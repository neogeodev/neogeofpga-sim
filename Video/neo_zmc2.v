==> flow/design.v <==
`timescale 1ns/1ns
module neo_zmc2(
	input CLK_12M,
	input EVEN,
	input LOAD,
	input H,
	input [31:0] CR,
	output [3:0] GAD, GBD,
	output DOTA, DOTB
);
	zmc2_dot ZMC2DOT(CLK_12M, EVEN, LOAD, H, CR, GAD, GBD, DOTA, DOTB);
endmodule
`timescale 1ns/1ns
module zmc2_dot(
	input CLK_12M,
	input EVEN,
	input LOAD,
	input H,
	input [31:0] CR,
	output reg [3:0] GAD, GBD,
	output reg DOTA, DOTB
);
	reg [31:0] SR;
	always @(negedge CLK_12M)
	begin
		if (LOAD) SR <= CR;
		else if (H) SR <= {SR[29:24], 2'b00, SR[21:16], 2'b00, SR[13:8], 2'b00, SR[5:0], 2'b00};
		else SR <= {2'b00, SR[31:26], 2'b00, SR[23:18], 2'b00, SR[15:10], 2'b00, SR[7:2]};
	end
	always @*
	begin
		case ({EVEN, H})
			3: {GBD, GAD} <= {SR[31], SR[23], SR[15], SR[7], SR[30], SR[22], SR[14], SR[6]};
			2: {GBD, GAD} <= {SR[24], SR[16],  SR[8], SR[0], SR[25], SR[17],  SR[9], SR[1]};
			1: {GBD, GAD} <= {SR[30], SR[22], SR[14], SR[6], SR[31], SR[23], SR[15], SR[7]};
			0: {GBD, GAD} <= {SR[25], SR[17],  SR[9], SR[1], SR[24], SR[16],  SR[8], SR[0]};
		endcase
		{DOTA, DOTB} <= {|GAD, |GBD};
	end
endmodule
## Reports on neo_zmc2

The steps from the RTL of neo_zmc2 to its reports follow in flow order.
Lines are those of the file above, counted from 1.
Operators: Yosys type, input widths -> output width; for muxes data width and select width s.
Library cell names are shortened.
A cell with - has no value.

| set-up | value |
|---|---|
| design top | neo_zmc2 |
| clock port | CLK_12M |
| standard-cell library | sky130hd |
| library corner | tt_025C_1v80 |

## After elaboration

Source: Yosys, flattened and elaborated, memories not mapped. Widths are those after wreduce; folded enables and synchronous resets count as part of the registers. Registers that Yosys merges into a memory's read port (data or address) are not register bits. Print and check cells do not count. Equal cells are merged and count once.

| cells by class | value |
|---|---|
| muxes and demuxes | 3 |
| equality and inequality tests | 3 |
| reduce/logical cells | 3 |

Operator list:

| cell | number |
|---|---|
| $mux 32 | 2 |
| $pmux 8 s4 | 1 |
| $reduce_or 4->1 | 2 |
| $eq 2x2->1 const B | 2 |
| $eq 2x1->1 const B | 1 |
| $logic_not 2->1 | 1 |

| word-level totals | value |
|---|---|
| cells after elaboration | 10 |
| flip-flop bits (word level) | 32 |
| input port bits | 36 |
| output and inout bits | 10 |

## Longest topological paths

Depth = most cells in a row (Yosys ltp): at word level without a register or memory, in the mapped netlist without a sequential cell, where the memories' decode and read muxes count.

| logic depth | value |
|---|---|
| depth in word-level cells | 3 |
| ABC_AREA | 0 |
| gate-level depth with buffers | 5 |
| mapped depth without buffers | 2 |

## After synthesis

The flow's flattened synthesis, as Yosys stat reports it; memories are mapped. The netlist is that of the ABC_AREA named above (0 if unset); the other value can give another one.

| mapped netlist | value |
|---|---|
| buffers | 11 |
| cells in the netlist | 122 |
| mapped flip-flops | 32 |
| area of sequential cells | 640.6 µm² |
| mapped area | 1345.0 µm² |

Cells by type:

| type | number | area in all (µm²) |
|---|---|---|
| dfxtp_1 | 32 | 640.614 |
| mux4_2 | 8 | 180.173 |
| mux2i_1 | 16 | 160.154 |
| a22o_1 | 15 | 131.376 |
| o21ai_0 | 17 | 85.082 |
| nand2_1 | 18 | 67.565 |
| clkbuf_1 | 7 | 26.275 |
| or4_1 | 2 | 15.014 |
| buf_6 | 1 | 11.261 |
| buf_2 | 2 | 10.01 |
| nor2b_1 | 1 | 6.256 |
| buf_1 | 1 | 3.754 |
| inv_1 | 1 | 3.754 |
| nor2_1 | 1 | 3.754 |

By module: a second synthesis without flattening, with its own total; a netlist apart from the flattened one above.

| second synthesis, totals | value |
|---|---|
| cells (unflattened synthesis) | 122 |
| area (unflattened synthesis) | 1345.0 µm² |

Rows give one instance, submodules left out.

By module:

| module | cells | seq. area (µm²) | area (µm²) | times used |
|---|---|---|---|---|
| zmc2_dot | 122 | 640.6 | 1345.0 | 1 |
| neo_zmc2 | 0 | 0.0 | 0.0 | 1 |

Memo
Re: implementation data of neo_zmc2

Measured data: module neo_zmc2, platform sky130hd, 2 stored runs of the flow under differing settings, order arbitrary. Input and output delays are each 20% of the period that was set; the output load is 0.01 pF.
By "total power after layout" is meant OpenSTA's value without simulated activity: inputs other than the clock are taken to toggle once in ten clock periods, and the tool carries that through the logic.

## Entry A

==> flow/run.sh <==
#!/bin/bash
# the make line also repeats the synthesis and layout settings of config.mk as NAME=value (left out here)
make -C /OpenROAD-flow-scripts/flow DESIGN_CONFIG=/design/flow/config.mk WORK_HOME=/design/flow/orfs CLKGATE_MAP_FILE= finish
==> flow/config.mk <==
export PLATFORM = sky130hd
export DESIGN_NAME = neo_zmc2
export DESIGN_NICKNAME = neo_zmc2
export VERILOG_FILES = /design/flow/design.v
export SDC_FILE = /design/flow/constraint.sdc
export NUM_CORES = 4
export LEC_CHECK = 0
export CAP_MARGIN = 20
export CELL_PAD_IN_SITES_GLOBAL_PLACEMENT = 2
export CORE_MARGIN = 9
export CORE_UTILIZATION = 56
export CTS_CLUSTER_SIZE = 61
export GPL_ROUTABILITY_DRIVEN = 1
export PLACE_DENSITY = 0.46
export SETUP_SLACK_MARGIN = 0.2
export SLEW_MARGIN = 20
==> flow/constraint.sdc <==
create_clock -name core_clock -period 8.6 [get_ports {CLK_12M}]
set_input_delay 1.7200 -clock core_clock [delete_from_list [all_inputs] [get_ports {CLK_12M}]]
set_output_delay 1.7200 -clock core_clock [all_outputs]
set_load 0.01 [all_outputs]

Entry A: no final report: placement broke off with GPL-0301

## Entry B

==> flow/run.sh <==
#!/bin/bash
# the make line also repeats the synthesis and layout settings of config.mk as NAME=value (left out here)
make -C /OpenROAD-flow-scripts/flow DESIGN_CONFIG=/design/flow/config.mk WORK_HOME=/design/flow/orfs CLKGATE_MAP_FILE= finish
==> flow/config.mk <==
export PLATFORM = sky130hd
export DESIGN_NAME = neo_zmc2
export DESIGN_NICKNAME = neo_zmc2
export VERILOG_FILES = /design/flow/design.v
export SDC_FILE = /design/flow/constraint.sdc
export NUM_CORES = 4
export LEC_CHECK = 0
export CAP_MARGIN = 20
export CORE_MARGIN = 2
export CORE_UTILIZATION = 31
export SLEW_MARGIN = 20
==> flow/constraint.sdc <==
create_clock -name core_clock -period 5.15 [get_ports {CLK_12M}]
set_input_delay 1.0300 -clock core_clock [delete_from_list [all_inputs] [get_ports {CLK_12M}]]
set_output_delay 1.0300 -clock core_clock [all_outputs]
set_load 0.01 [all_outputs]

| result of entry B | value |
|---|---|
| cell area after synthesis | 1345.0 µm² |
| lowest hold slack | 0.456 ns |
| worst setup slack after layout | -0.296 ns |
| die size | 4881.8 µm² |
| std-cell area (final layout) | 2208.4 µm² |
| total power after layout | 749 uW |
