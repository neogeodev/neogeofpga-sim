==> flow/design.v <==
`timescale 1ns/1ns
module BD3(
	input INPT,
	output OUTPT
);
	assign #5 OUTPT = INPT;
endmodule
`timescale 1ns/1ns
module FS2(
	input CK,
	input [3:0] P,
	input SD, L,
	output reg [3:0] Q = 4'd0
);
	always @(posedge ~CK)	 
	begin
		if (L)
			Q <= #1 P;					 
		else
			Q <= #1 {Q[2:0], SD};	 
	end
endmodule
`timescale 1ns/1ns
module hshrink(
	input [3:0] SHRINK,	 
	input CK, L,
	output OUTA, OUTB
);
	wire [3:0] nSHRINK;
	wire [3:0] U193_REG;
	wire [3:0] T196_REG;
	wire [3:0] U243_REG;
	wire [3:0] U226_REG;
	wire [3:0] U193_P;
	wire [3:0] T196_P;
	wire [3:0] U243_P;
	wire [3:0] U226_P;
	assign nSHRINK[3:0] = ~SHRINK[3:0];
	assign U193_P[0] = ~&{nSHRINK[3:2]};
	assign U193_P[1] = ~&{nSHRINK[3:1]};
	assign U193_P[2] = ~&{nSHRINK[3], ~&{SHRINK[2:1]}};
	assign U193_P[3] = 1'b1;
	assign T196_P[0] = ~|{&{SHRINK[2], ~|{SHRINK[1:0], SHRINK[3]}}, ~|{SHRINK[3:2]}};
	assign T196_P[1] = ~&{nSHRINK[3:0]};
	assign T196_P[2] = ~&{~&{SHRINK[1:0]}, ~|{SHRINK[3:2]}};
	assign T196_P[3] = ~&{nSHRINK[3], ~&{SHRINK[2:0]}};
	assign U243_P[0] = ~|{nSHRINK[3], ~|{SHRINK[2:1]}};
	assign U243_P[1] = ~|{nSHRINK[3:2]};
	assign U243_P[2] = ~|{nSHRINK[3:1]};
	assign U243_P[3] = SHRINK[3];
	assign U226_P[0] = ~&{~&{SHRINK[1:0], nSHRINK[2], SHRINK[3]}, ~&{SHRINK[3:2]}};
	assign U226_P[1] = &{SHRINK[3:0]};
	assign U226_P[2] = ~|{nSHRINK[3], ~|{SHRINK[2:0]}};
	assign U226_P[3] = ~|{~&{SHRINK[3:2]}, ~|{SHRINK[1:0]}};
	FS2 U193(CK, U193_P, 1'b1, ~L, U193_REG);
	BD3 T193A(U193_REG[3], T193A_OUT);
	FS2 T196(CK, T196_P, T193A_OUT, ~L, T196_REG);
	FS2 U243(CK, U243_P, 1'b1, ~L, U243_REG);
	BD3 U258A(U243_REG[3], U258A_OUT);
	FS2 U226(CK, U226_P, U258A_OUT, ~L, U226_REG);
	assign OUTA = T196_REG[3];
	assign OUTB = U226_REG[3];
endmodule
From RTL to reports: hshrink
Tool output for the design above, in the order of the flow.
Lines are those of the file above, counted from 1.
Library cell names are shortened.
Not given: -
- top module: hshrink
- clock input: CK
- cell library: sky130hd
- corner: tt_025C_1v80

After elaboration
Counts by Yosys on the flattened word-level netlist (proc, flatten, opt, wreduce; memories kept). Register bits leave out memories and registers merged into their read ports (data or address). Print and check cells are left out. Cells with the same type and inputs are merged into one.
- noted output and inout bits: 2
- register bits at 16
- noted bitwise operators: 1
- reductions and logical operators at 48
- multiplexer cells at 4
- operators by type and width (kind ; count):
    logical NOT 1 bit ; 23
    AND reduction 2 bit ; 9
    OR reduction 2 bit ; 8
    AND reduction 4 bit ; 3
    2-to-1 mux 4 bit ; 3
    OR reduction 3 bit ; 3
    AND reduction 3 bit ; 2
    NOT 4 bit ; 1
    2-to-1 mux 3 bit ; 1

Logic depth
Yosys ltp: most cells in a row. Word level: on the elaborated netlist, between registers, memories and ports. Mapped: between sequential cells and ports; inverters and the memories' decode and read muxes count.
- depth in word-level cells: 6
- noted ABC_AREA: 1
- mapped depth: 5
- gate-level depth less buffers: 5

After synthesis
The flow's flattened synthesis, as Yosys stat reports it; memories are mapped. The netlist is that of the ABC_AREA named above (0 if unset); the other value can give another one.
The area totals of this step are shown rounded.
- chip area (Yosys): 0.00057 sq mm
- cell count: 77
- noted buffer cells: 1
- flip-flop cells: 16
- sequential part of the area: 0.00032 sq mm
- cell types (cell ; count ; total area (sq um)):
    dfxtp_1 ; 16 ; 320.307
    nand2_1 ; 35 ; 131.376
    nor2_1 ; 8 ; 30.029
    inv_1 ; 6 ; 22.522
    o21ai_0 ; 3 ; 15.014
    nand2_4 ; 1 ; 11.261
    a21oi_1 ; 2 ; 10.01
    nand3_1 ; 2 ; 10.01
    buf_4 ; 1 ; 7.507
    inv_2 ; 2 ; 7.507
    or2_1 ; 1 ; 6.256

Below are 2 stored runs of the flow (Yosys, OpenROAD; platform sky130hd) on hshrink, each with its settings and what was measured, unordered. Constraints: input delay and output delay 20% of the set period each, output load 0.01 pF.
"total power after layout" is the tool's figure for a default switching activity; nothing was simulated.
Measured values are rounded.

Flow run A

==> flow/run.sh <==
#!/bin/bash
# the make line also repeats the synthesis and layout settings of config.mk as NAME=value (left out here)
make -C /OpenROAD-flow-scripts/flow DESIGN_CONFIG=/design/flow/config.mk WORK_HOME=/design/flow/orfs CLKGATE_MAP_FILE= finish
==> flow/config.mk <==
export PLATFORM = sky130hd
export DESIGN_NAME = hshrink
export DESIGN_NICKNAME = hshrink
export VERILOG_FILES = /design/flow/design.v
export SDC_FILE = /design/flow/constraint.sdc
export NUM_CORES = 4
export LEC_CHECK = 0
export ABC_AREA = 1
export CAP_MARGIN = 20
export CELL_PAD_IN_SITES_DETAIL_PLACEMENT = 1
export CORE_MARGIN = 4
export CORE_UTILIZATION = 31
export CTS_CLUSTER_DIAMETER = 126
export GPL_ROUTABILITY_DRIVEN = 1
export PLACE_DENSITY = 0.68
export SLEW_MARGIN = 20
export TNS_END_PERCENT = 95
==> flow/constraint.sdc <==
create_clock -name core_clock -period 3.96 [get_ports {CK}]
set_input_delay 0.7920 -clock core_clock [delete_from_list [all_inputs] [get_ports {CK}]]
set_output_delay 0.7920 -clock core_clock [all_outputs]
set_load 0.01 [all_outputs]

Measured in flow run A:
- worst hold slack: 0.41 ns
- synthesis area: 0.00057 sq mm
- noted the total power after layout: 0.37 mW
- final design utilization: 0.43
- smallest setup slack at 0.26 ns
- noted the total negative slack: 0.000 ns
- noted the standard-cell area after layout: 0.00076 sq mm
- die size: 0.0026 sq mm

Flow run B

==> flow/run.sh <==
#!/bin/bash
# the make line also repeats the synthesis and layout settings of config.mk as NAME=value (left out here)
make -C /OpenROAD-flow-scripts/flow DESIGN_CONFIG=/design/flow/config.mk WORK_HOME=/design/flow/orfs CLKGATE_MAP_FILE= finish
==> flow/config.mk <==
export PLATFORM = sky130hd
export DESIGN_NAME = hshrink
export DESIGN_NICKNAME = hshrink
export VERILOG_FILES = /design/flow/design.v
export SDC_FILE = /design/flow/constraint.sdc
export NUM_CORES = 4
export LEC_CHECK = 0
export CAP_MARGIN = 25
export CELL_PAD_IN_SITES_GLOBAL_PLACEMENT = 0
export CORE_MARGIN = 4
export CORE_UTILIZATION = 65
export CTS_CLUSTER_DIAMETER = 213
export GPL_ROUTABILITY_DRIVEN = 1
export GPL_TIMING_DRIVEN = 0
export MAX_ROUTING_LAYER = met4
export MIN_ROUTING_LAYER = met1
export SETUP_SLACK_MARGIN = 0.97
export SLEW_MARGIN = 5
export TNS_END_PERCENT = 95
==> flow/constraint.sdc <==
create_clock -name core_clock -period 4.64 [get_ports {CK}]
set_input_delay 0.9280 -clock core_clock [delete_from_list [all_inputs] [get_ports {CK}]]
set_output_delay 0.9280 -clock core_clock [all_outputs]
set_load 0.01 [all_outputs]

Flow run B: unfinished; error PDN-0185 in floorplanning.
